==> flow/design.v <==
module cbdBuffer (input clk, reset,
                input logic [3:0] aFUTag,
                input logic [31:0] aFUData,
                input logic aFUReady,
                input logic [3:0] mFUTag,
                input logic [31:0] mFUData,
                input logic mFUReady,
                output logic [3:0] AddBroadTag,
                output logic [31:0] AddBroadData,
                output logic [3:0] MulBroadTag,
                output logic [31:0] MulBroadData);
typedef struct packed {
    logic [31:0] Data;
    logic [3:0] Tag;
} buffer;
buffer addbuff;
buffer multbuff;
always @(posedge clk) begin
    if (reset) begin
        addbuff.Data <= 'x;
        addbuff.Tag <= 'x;
        multbuff.Data <= 'x;
        multbuff.Tag <= 'x;
    end
    else begin
        if (aFUReady & !mFUReady) begin
            addbuff.Data <= aFUData;
            addbuff.Tag <= aFUTag;
            AddBroadTag <= addbuff.Tag;
            AddBroadData <= addbuff.Data;
        end
        if (mFUReady & !aFUReady) begin
            multbuff.Data <= mFUData;
            multbuff.Tag <= mFUTag;
            MulBroadTag <= multbuff.Tag;
            MulBroadData <= multbuff.Data;
        end
        if (!aFUReady) begin
            addbuff.Data <= aFUData;
            addbuff.Tag <= aFUTag;
            AddBroadTag <= addbuff.Tag;
            AddBroadData <= addbuff.Data;
        end
        if (!mFUReady) begin
            multbuff.Data <= mFUData;
            multbuff.Tag <= mFUTag;
            MulBroadTag <= multbuff.Tag;
            MulBroadData <= multbuff.Data; 
        end           
        else if (aFUReady && mFUReady) begin
            addbuff.Data <= aFUData;
            addbuff.Tag <= aFUTag;
            AddBroadTag <= addbuff.Tag;
            AddBroadData <= addbuff.Data;
            multbuff.Data <= mFUData;
            multbuff.Tag <= mFUTag;
            MulBroadTag <= multbuff.Tag;
            MulBroadData <= multbuff.Data;
        end
    end
end
endmodule
; ---- Tool chain data of cbdBuffer
; Tool output for the design above, in the order of the flow.
; Lines are those of the file above, counted from 1.
; Operators carry their Yosys type and port widths (W data, S select, Z words).
; A cell with - has no value.
[setup]
top_module = cbdBuffer
clock = clk
lib = sky130hd
corner = tt_025C_1v80

; ---- Word-level counts
; Yosys after proc, flatten, opt, wreduce and memory -nomap, before mapping. Memory bits, and registers merged into a memory's read port (data or address), are not among the register bits. Print and check cells are not counted. Equal cells are merged and count once.
[word_totals]
out_inout_bits = 72
ff_bits = 144
word_cells = 47
in_bits = 76
[classes]
logic = 3
eq_ne = 2
n_mux = 32
reduce_logical = 4
[op_table]
columns = operator, count
row1 = $mux W32, 16
row2 = $mux W4, 16
row3 = $ne A4 B2 Y1 const B, 1
row4 = $ne A3 B1 Y1 const B, 1
row5 = $and A1 B1 Y1, 2
row6 = $logic_not A1 Y1, 2
row7 = $reduce_and A2 Y1, 1
row8 = $logic_and A1 B1 Y1, 1
row9 = $not A1 Y1, 1

; ---- Depth
; Longest topological path by Yosys (ltp), each cell counted once; first at word level (registers and memories cut), then after technology mapping (sequential cells cut; the memories' decode and read muxes count).
[depth]
depth_word = 7
abc_area = 0
depth_mapped = 1
mapped_depth_nobuf = 1

; ---- After synthesis
; The flow's flattened synthesis, as Yosys stat reports it; memories are mapped. The netlist is that of the ABC_AREA named above (0 if unset); the other value can give another one.
; The area totals of this step are shown rounded.
[by_type]
columns = cell, count
row1 = sky130_fd_sc_hd__edfxtp_1, 108
row2 = sky130_fd_sc_hd__dfxtp_1, 36
row3 = sky130_fd_sc_hd__clkbuf_1, 72
row4 = sky130_fd_sc_hd__inv_1, 2
row5 = sky130_fd_sc_hd__conb_1, 1
[mapped]
cells = 219
flip_flops = 144
seq_area_um2 = 4000
area_um2 = 4200
n_buf = 72

; ---- Worst setup path after synthesis
; OpenSTA on the mapped netlist: ideal clock, no wires. The path of least setup slack (recovery checks aside). Input and output delay are each 20% of the period. Register names are those of the netlist, which keeps one name where synthesis merged equal registers.
[synth_path]
path_kind = input to register
start = input reset
end = register AddBroadData[0]
arrival_ns = 1.309
path_buffers = 0
stages = 1
tclk_ns = 3.02
t_first_pin_ns = 0.604
in_delay_ns = 0.604
required_ns = 2.630
path_delay_ns = 1.095
slack_ns = 1.321
synth_period_reached_ns = 1.699
; "path_delay_ns" is the arrival time less input delay plus setup time.
; "stages" counts driving pins, that of a launching flip-flop among them; a cell with two outputs on the path counts twice.
; "synth_period_reached_ns" is the clock period less the worst setup slack; recovery checks do not enter. This is arithmetic on one report: input and output delays are still those of the set period (20% each).
; At most two assigning lines are given for a register; there are more.
[synth_between]
cell_sequence = sky130_fd_sc_hd__inv_1
elab_chain_len = 0
[synth_rtl]
columns = element, line_no
row1 = start: declaration, 1  ; module cbdBuffer (input clk, reset,
row2 = end: assignment, 30  ; AddBroadData <= addbuff.Data;
row3 = end: assignment, 42  ; AddBroadData <= addbuff.Data;
row4 = end: declaration, 9  ; output logic [31:0] AddBroadData,

; ---- Path in the finished layout
; Path of least setup slack in the final report of run 1 (OpenROAD, finished layout, wires in). Where an end is a register, its clock arrival counts in the times.
[layout_path]
path_kind = register to output
start = register MulBroadData[14]
end = output MulBroadData[14]
path_buffers = 1
tclk_ns = 1.72
t_first_pin_ns = 0.41
arrival_ns = 1.31
required_ns = 1.38
slack_ns = 0.06
stages = 2
output_delay_ns = 0.34
; At most two assigning lines are given for a register; there are more.
[layout_between]
cell_sequence = sky130_fd_sc_hd__edfxtp_1 > sky130_fd_sc_hd__clkdlybuf4s50_1
elab_chain_len = 0
[layout_rtl]
columns = element, line_no
row1 = start: declaration, 11  ; output logic [31:0] MulBroadData);
row2 = start: assignment, 36  ; MulBroadData <= multbuff.Data;
row3 = start: assignment, 48  ; MulBroadData <= multbuff.Data;
row4 = end: declaration, 11

Hand-over note for cbdBuffer

Flow measurements of cbdBuffer on sky130hd: 2 stored runs with different settings, listed in no order. Input and output delays are each 20% of the period that was set; the output load is 0.01 pF.
"period_less_ws_ns": clock period set for the run, less the worst setup slack. It is reckoned from that one timing run; input and output delays stay at 20% of the period that was set.
"worstPathTime_ns" = time allowed to the worst setup path (clock period - input delay - output delay, where it has them) - its slack; a late launch clock adds to it, a late capture clock takes from it.
The results are shown rounded.

# run 1
==> flow/run.sh <==
#!/bin/bash
# the make line also repeats the synthesis and layout settings of config.mk as NAME=value (left out here)
make -C /OpenROAD-flow-scripts/flow DESIGN_CONFIG=/design/flow/config.mk WORK_HOME=/design/flow/orfs CLKGATE_MAP_FILE= finish
==> flow/config.mk <==
export PLATFORM = sky130hd
export DESIGN_NAME = cbdBuffer
export DESIGN_NICKNAME = cbdBuffer
export VERILOG_FILES = /design/flow/design.v
export SDC_FILE = /design/flow/constraint.sdc
export NUM_CORES = 4
export LEC_CHECK = 0
export ABC_AREA = 0
export CAP_MARGIN = 30
export CELL_PAD_IN_SITES_DETAIL_PLACEMENT = 1
export CORE_ASPECT_RATIO = 1.27
export CORE_MARGIN = 7
export CORE_UTILIZATION = 15
export CTS_CLUSTER_SIZE = 49
export GPL_ROUTABILITY_DRIVEN = 0
export GPL_TIMING_DRIVEN = 0
export MAX_ROUTING_LAYER = met5
export PLACE_DENSITY_LB_ADDON = 0.27
export SLEW_MARGIN = 5
==> flow/constraint.sdc <==
create_clock -name core_clock -period 1.72 [get_ports {clk}]
set_input_delay 0.3440 -clock core_clock [delete_from_list [all_inputs] [get_ports {clk}]]
set_output_delay 0.3440 -clock core_clock [all_outputs]
set_load 0.01 [all_outputs]

==> run 1: results <==
layout_stdcell_area_um2=6800
synthesis_area_um2=4200
timing.setup.tns_ns=0.000
design_die_area_um2=33000
fin_ws_ns=0.062
period_less_ws_ns=1.658
worstPathTime_ns=1.31
worst_path_kind="register to output"

# run 2
==> flow/run.sh <==
#!/bin/bash
# the make line also repeats the synthesis and layout settings of config.mk as NAME=value (left out here)
make -C /OpenROAD-flow-scripts/flow DESIGN_CONFIG=/design/flow/config.mk WORK_HOME=/design/flow/orfs CLKGATE_MAP_FILE= finish
==> flow/config.mk <==
export PLATFORM = sky130hd
export DESIGN_NAME = cbdBuffer
export DESIGN_NICKNAME = cbdBuffer
export VERILOG_FILES = /design/flow/design.v
export SDC_FILE = /design/flow/constraint.sdc
export NUM_CORES = 4
export LEC_CHECK = 0
export ABC_AREA = 1
export CAP_MARGIN = 15
export CELL_PAD_IN_SITES_DETAIL_PLACEMENT = 2
export CELL_PAD_IN_SITES_GLOBAL_PLACEMENT = 2
export CORE_ASPECT_RATIO = 1.18
export CORE_MARGIN = 2
export CORE_UTILIZATION = 30
export GPL_ROUTABILITY_DRIVEN = 1
export PLACE_DENSITY_LB_ADDON = 0.19
export SETUP_SLACK_MARGIN = -0.1
export SLEW_MARGIN = 20
==> flow/constraint.sdc <==
create_clock -name core_clock -period 1.0 [get_ports {clk}]
set_input_delay 0.2000 -clock core_clock [delete_from_list [all_inputs] [get_ports {clk}]]
set_output_delay 0.2000 -clock core_clock [all_outputs]
set_load 0.01 [all_outputs]

==> run 2: results <==
layout_stdcell_area_um2=6000
synthesis_area_um2=4200
timing.setup.tns_ns=-8.5
design_die_area_um2=15000
fin_ws_ns=-0.16
period_less_ws_ns=1.162
worstPathTime_ns=0.96
worst_path_kind="register to output"

End of note.
