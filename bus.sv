==> flow/design.v <==
module FIFO #(parameter
    DATA_WIDTH=8
) (
    input clk,
    input reset,
    input [DATA_WIDTH-1:0] din, 
    input wr,
    output logic [DATA_WIDTH-1:0] dout,
    output logic full,
    output logic empty
);
    localparam FIFO_DEPTH = 3;
    logic [DATA_WIDTH-1:0] fifo [FIFO_DEPTH-1:0];
    logic [$clog2(FIFO_DEPTH):0] wr_count;
    always @(posedge clk)
    begin
        if (reset)
        begin
            wr_count <= '0;
            for(int i = 0; i <FIFO_DEPTH; i++) begin
                fifo[i] <= 'x;
            end
        end
        else if (wr)
        begin
            fifo[0] <= din;
            for (int i=1; i < FIFO_DEPTH; i++) begin
                fifo[i] <= fifo[i-1];
            end
            if (wr_count != FIFO_DEPTH)
                wr_count <= wr_count + 1;
        end
    end
    assign empty = (wr_count == 0);
    assign full  = (wr_count == FIFO_DEPTH);
    assign dout  = empty ? '1 : fifo[0];
endmodule
module bus(input clk, reset,
        input logic [3:0] aFUTag, 
        input logic [31:0] aFUData, 
        input logic aFUReady,   
        input logic [3:0] mFUTag,
        input logic [31:0] mFUData,
        input logic mFUReady,
        output logic [3:0] broad_tag,
        output logic [31:0] broad_data);
    logic [3:0]tagQ [3:0];
    logic [31:0] dataQ[3:0];
    logic [1:0]head, tail;
    logic tagfull;
    logic datafull;
    logic tagempty;
    logic dataempty;  
    logic [31:0]masterData;
    logic [3:0]masterTag;
    logic masterReady;
    always_comb begin
        if (aFUReady) begin
            masterData = aFUData;
            masterTag = aFUTag;
            masterReady = aFUReady;
        end
        else if(mFUReady) begin
            masterData = mFUData;
            masterTag = mFUTag;
            masterReady = mFUReady;
        end
        else if (aFUReady && mFUReady) begin
            for (int i = 0; i <2 ; i++) begin
                if (i == 0) begin
                    masterData = aFUData; 
                    masterTag = aFUTag;
                    masterReady = aFUReady;
                end
                else if (i ==1) begin
                    masterData = mFUData;
                    masterTag = mFUTag;
                    masterReady = mFUReady;
                end
                else begin
                    masterData = 'x;
                    masterTag = 'x;
                    masterReady = 'x;
                end
            end
        end
        else begin
            masterData = 'x;
            masterTag = 'x;
            masterReady = 'x;
        end
    end
    FIFO #(4)tagFIFO(clk,
    reset,
    masterTag, 
    masterReady, 
    broad_tag, 
    tagfull, 
    tagempty); 
    FIFO #(32)dataFIFO(clk,
    reset,
    masterData, 
    masterReady, 
    broad_data, 
    datafull, 
    dataempty); 
endmodule
-- From RTL to reports: bus
The steps from the RTL of bus to its reports follow in flow order.
Lines are those of the file above, counted from 1.
A cell with n/a has no value.
- top module: bus
- clock input: clk
- cell library: sky130hd
- corner: tt_025C_1v80

-- Word level
Counts by Yosys on the flattened word-level netlist (proc, flatten, opt, wreduce). Print and check cells are left out. Cells with the same type and inputs are merged into one.
- add/sub/neg operators at 2
- noted eq/ne operators: 2
- muxes and demuxes: 15
- reduce/logical cells: 6
- operators with widths (cell ; count):
    32-bit two-way mux ; 6
    4-bit two-way mux ; 6
    3-bit by 1-bit adder with 3-bit output with constant B ; 2
    3-bit by 2-bit inequality test with 1-bit output with constant B ; 2
    3-bit zero test ; 2
    2-bit AND reduction ; 2
    1-bit two-way mux ; 3
    2-bit nonzero test ; 1
    1-bit logical AND ; 1
- noted register bits after elaboration: 42
- input port bits at 76
- output and inout port bits at 36

-- Logic depth
Yosys ltp: most cells in a row. Word level: on the elaborated netlist, between registers, memories and ports. Mapped: between sequential cells and ports; inverters and the memories' decode and read muxes count.
- depth in word-level cells: 6
- ABC_AREA: 0
- noted depth in mapped cells: 5
- gate-level depth less buffers: 4

-- Synthesis result
Yosys stat after the flow's synthesis: flattened, memories mapped to cells. It holds for the ABC_AREA given above (unset counts as 0); a run with the other value may have another netlist.
The area totals of this step are shown rounded.
- noted mapped cells: 157
- synthesis area at 2300 sq um
- flip-flop cells: 42
- buffers at 8
- cell types (type ; count ; area in all (sq um)):
    sky130_fd_sc_hd__edfxtp_1 ; 36 ; 1.08E+03
    sky130_fd_sc_hd__mux2_4 ; 30 ; 450.432
    sky130_fd_sc_hd__nand2b_1 ; 42 ; 262.752
    sky130_fd_sc_hd__dfxtp_1 ; 6 ; 120.115
    sky130_fd_sc_hd__mux2_2 ; 10 ; 112.608
    sky130_fd_sc_hd__ha_1 ; 6 ; 75.072
    sky130_fd_sc_hd__buf_12 ; 3 ; 60.058
    sky130_fd_sc_hd__nor2b_1 ; 4 ; 25.024
    sky130_fd_sc_hd__inv_1 ; 6 ; 22.522
    sky130_fd_sc_hd__buf_2 ; 4 ; 20.019
    sky130_fd_sc_hd__mux2i_1 ; 2 ; 20.019
    sky130_fd_sc_hd__o21ba_2 ; 2 ; 20.019
    sky130_fd_sc_hd__nor2_1 ; 4 ; 15.014
    sky130_fd_sc_hd__buf_6 ; 1 ; 11.261
    sky130_fd_sc_hd__or3_1 ; 1 ; 6.256
The figures by module come from a second, unflattened synthesis with its own total; it is not the netlist above.
- cells (unflattened synthesis) at 156
- area (unflattened synthesis) at 2300 sq um
Each row is one instance without its submodules.
- modules (module ; instances ; cells ; area (sq um) ; sequential area (sq um)):
    FIFO #(DATA_WIDTH=32) ; 1 ; 87 ; 1400 ; 1000
    bus ; 1 ; 41 ; 590 ; 0.0
    FIFO #(DATA_WIDTH=4) ; 1 ; 28 ; 340 ; 180

-- Worst setup path after synthesis
OpenSTA on the mapped netlist: ideal clock, no wires. The path of least setup slack (recovery checks aside). Input and output delay are each 20% of the period. Register names are those of the netlist, which keeps one name where synthesis merged equal registers.
- path type: input -> register
- from: input port reset
- to: register dataFIFO.fifo[0][0]
- period at 2050 ps
- library setup time at 394 ps
- arrival at 1405 ps
- noted path slack: 251 ps
- path delay: 1389 ps
- stages at 2
- buffers on the path: 1
- synthesis period reached at 1799 ps
"path delay" is the arrival time less input delay plus setup time.
"stages" counts driving pins, that of a launching flip-flop among them; a cell with two outputs on the path counts twice.
"synthesis period reached" = period - worst setup slack (recovery checks aside). The figure is calculated, with input and output delays left at 20% of the set period.
Between the ends stands the longest chain of elaborated cells between them, by number of cells; it is not shown to be the way that was timed. Of several equally long chains one is given.
A line is the first line of the expression or statement that the cell stems from. Yosys adds cells for indexed reads and writes and turns some case tables into memories.
Only ways into the end's enable, where the timed path ends, are counted here.
- cells stage by stage: sky130_fd_sc_hd__buf_2 > sky130_fd_sc_hd__or3_1
- length of the longest elaborated chain: 1
- ends and longest elaborated chain, after synthesis (element ; RTL line ; RTL):
    start: declaration ; 38 ; module bus(input clk, reset,
    2-bit nonzero test ; n/a ;
    end: assignment ; 21 ; fifo[i] <= 'x;
    end: assignment ; 26 ; fifo[0] <= din;
    end: declaration ; 13 ; logic [DATA_WIDTH-1:0] fifo [FIFO_DEPTH-1:0];

-- Timing after layout
Path of least setup slack in the final report of run 2 (OpenROAD, finished layout, wires in). Where an end is a register, its clock arrival counts in the times.
The report prints the path's times to 10 ps; the period is as set.
- path type: register -> output
- from: register dataFIFO.wr_count[1]
- to: output port broad_data[3]
- period at 2170 ps
- output delay at 430 ps
- arrival at 1370 ps
- noted path slack: 370 ps
- stages at 8
- buffers on the path: 3
Between the ends stands the longest chain of elaborated cells between them, by number of cells; it is not shown to be the way that was timed. Of several equally long chains one is given.
- cells stage by stage: sky130_fd_sc_hd__dfxtp_2 > sky130_fd_sc_hd__inv_2 > sky130_fd_sc_hd__ha_4 > sky130_fd_sc_hd__nand2b_4 > sky130_fd_sc_hd__buf_12 > sky130_fd_sc_hd__buf_12 > sky130_fd_sc_hd__nand2b_1 > sky130_fd_sc_hd__buf_2
- length of the longest elaborated chain: 2
- ends and longest elaborated chain, after layout (element ; RTL line ; RTL):
    start: declaration ; 14 ; logic [$clog2(FIFO_DEPTH):0] wr_count;
    start: assignment ; 19 ; wr_count <= '0;
    start: assignment ; 31 ; wr_count <= wr_count + 1;
    3-bit zero test ; 34 ; assign empty = (wr_count == 0);
    32-bit two-way mux ; 36 ; assign dout  = empty ? '1 : fifo[0];
    end: declaration ; 46 ; output logic [31:0] broad_data);

==> runs of bus <==
Flow measurements of bus on sky130hd: 2 stored runs with different settings, listed in no order. Input and output delays are each 20% of the period that was set; the output load is 0.01 pF.
By "achieved period" is meant the clock period of the run minus its worst setup slack. This is arithmetic on one report: input and output delays are still those of the set period (20% each).
By "critical path time" is meant the share of the clock period that the worst setup path is allowed (20% is reserved at inputs, 20% at outputs), minus its slack. Clock arrival times at its registers enter into it.
"overall power" is the tool's figure for a default switching activity; nothing was simulated.
"critical path time" is given in steps of 10 ps.
Results are given in rounded form.

Run 1
Settings were period_ns = 2.21; CORE_UTILIZATION = 65; PLACE_DENSITY = 0.8; HOLD_SLACK_MARGIN = 0.1; CELL_PAD_IN_SITES_DETAIL_PLACEMENT = 2; GPL_TIMING_DRIVEN = 0; CTS_CLUSTER_SIZE = 80; CTS_CLUSTER_DIAMETER = 70; SLEW_MARGIN = 20; MIN_ROUTING_LAYER = met1; CAP_MARGIN = 20; CORE_MARGIN = 2
- stopped before the end: placement reported GPL-0301

Run 2
Settings were period_ns = 2.17; CORE_UTILIZATION = 27; SETUP_SLACK_MARGIN = 0.46; PLACE_DENSITY_LB_ADDON = 0.25; CORE_ASPECT_RATIO = 1.92; CORE_MARGIN = 3; GPL_ROUTABILITY_DRIVEN = 0; CTS_CLUSTER_SIZE = 21; CTS_CLUSTER_DIAMETER = 28; CAP_MARGIN = 20; SLEW_MARGIN = 20
- standard-cell area of the final layout: 3900 sq um
- critical path time: 1370 ps
- critical path kind: register -> output
- summed negative setup slack: 0 ps
- overall power: 2.8 mW
- utilization in the final report at 47 %
- worst hold slack in the final report at 490 ps
- worst setup slack after layout: 370 ps
- noted the full die area: 9700 sq um
- area of the synthesized netlist: 2300 sq um
- achieved period: 1801 ps
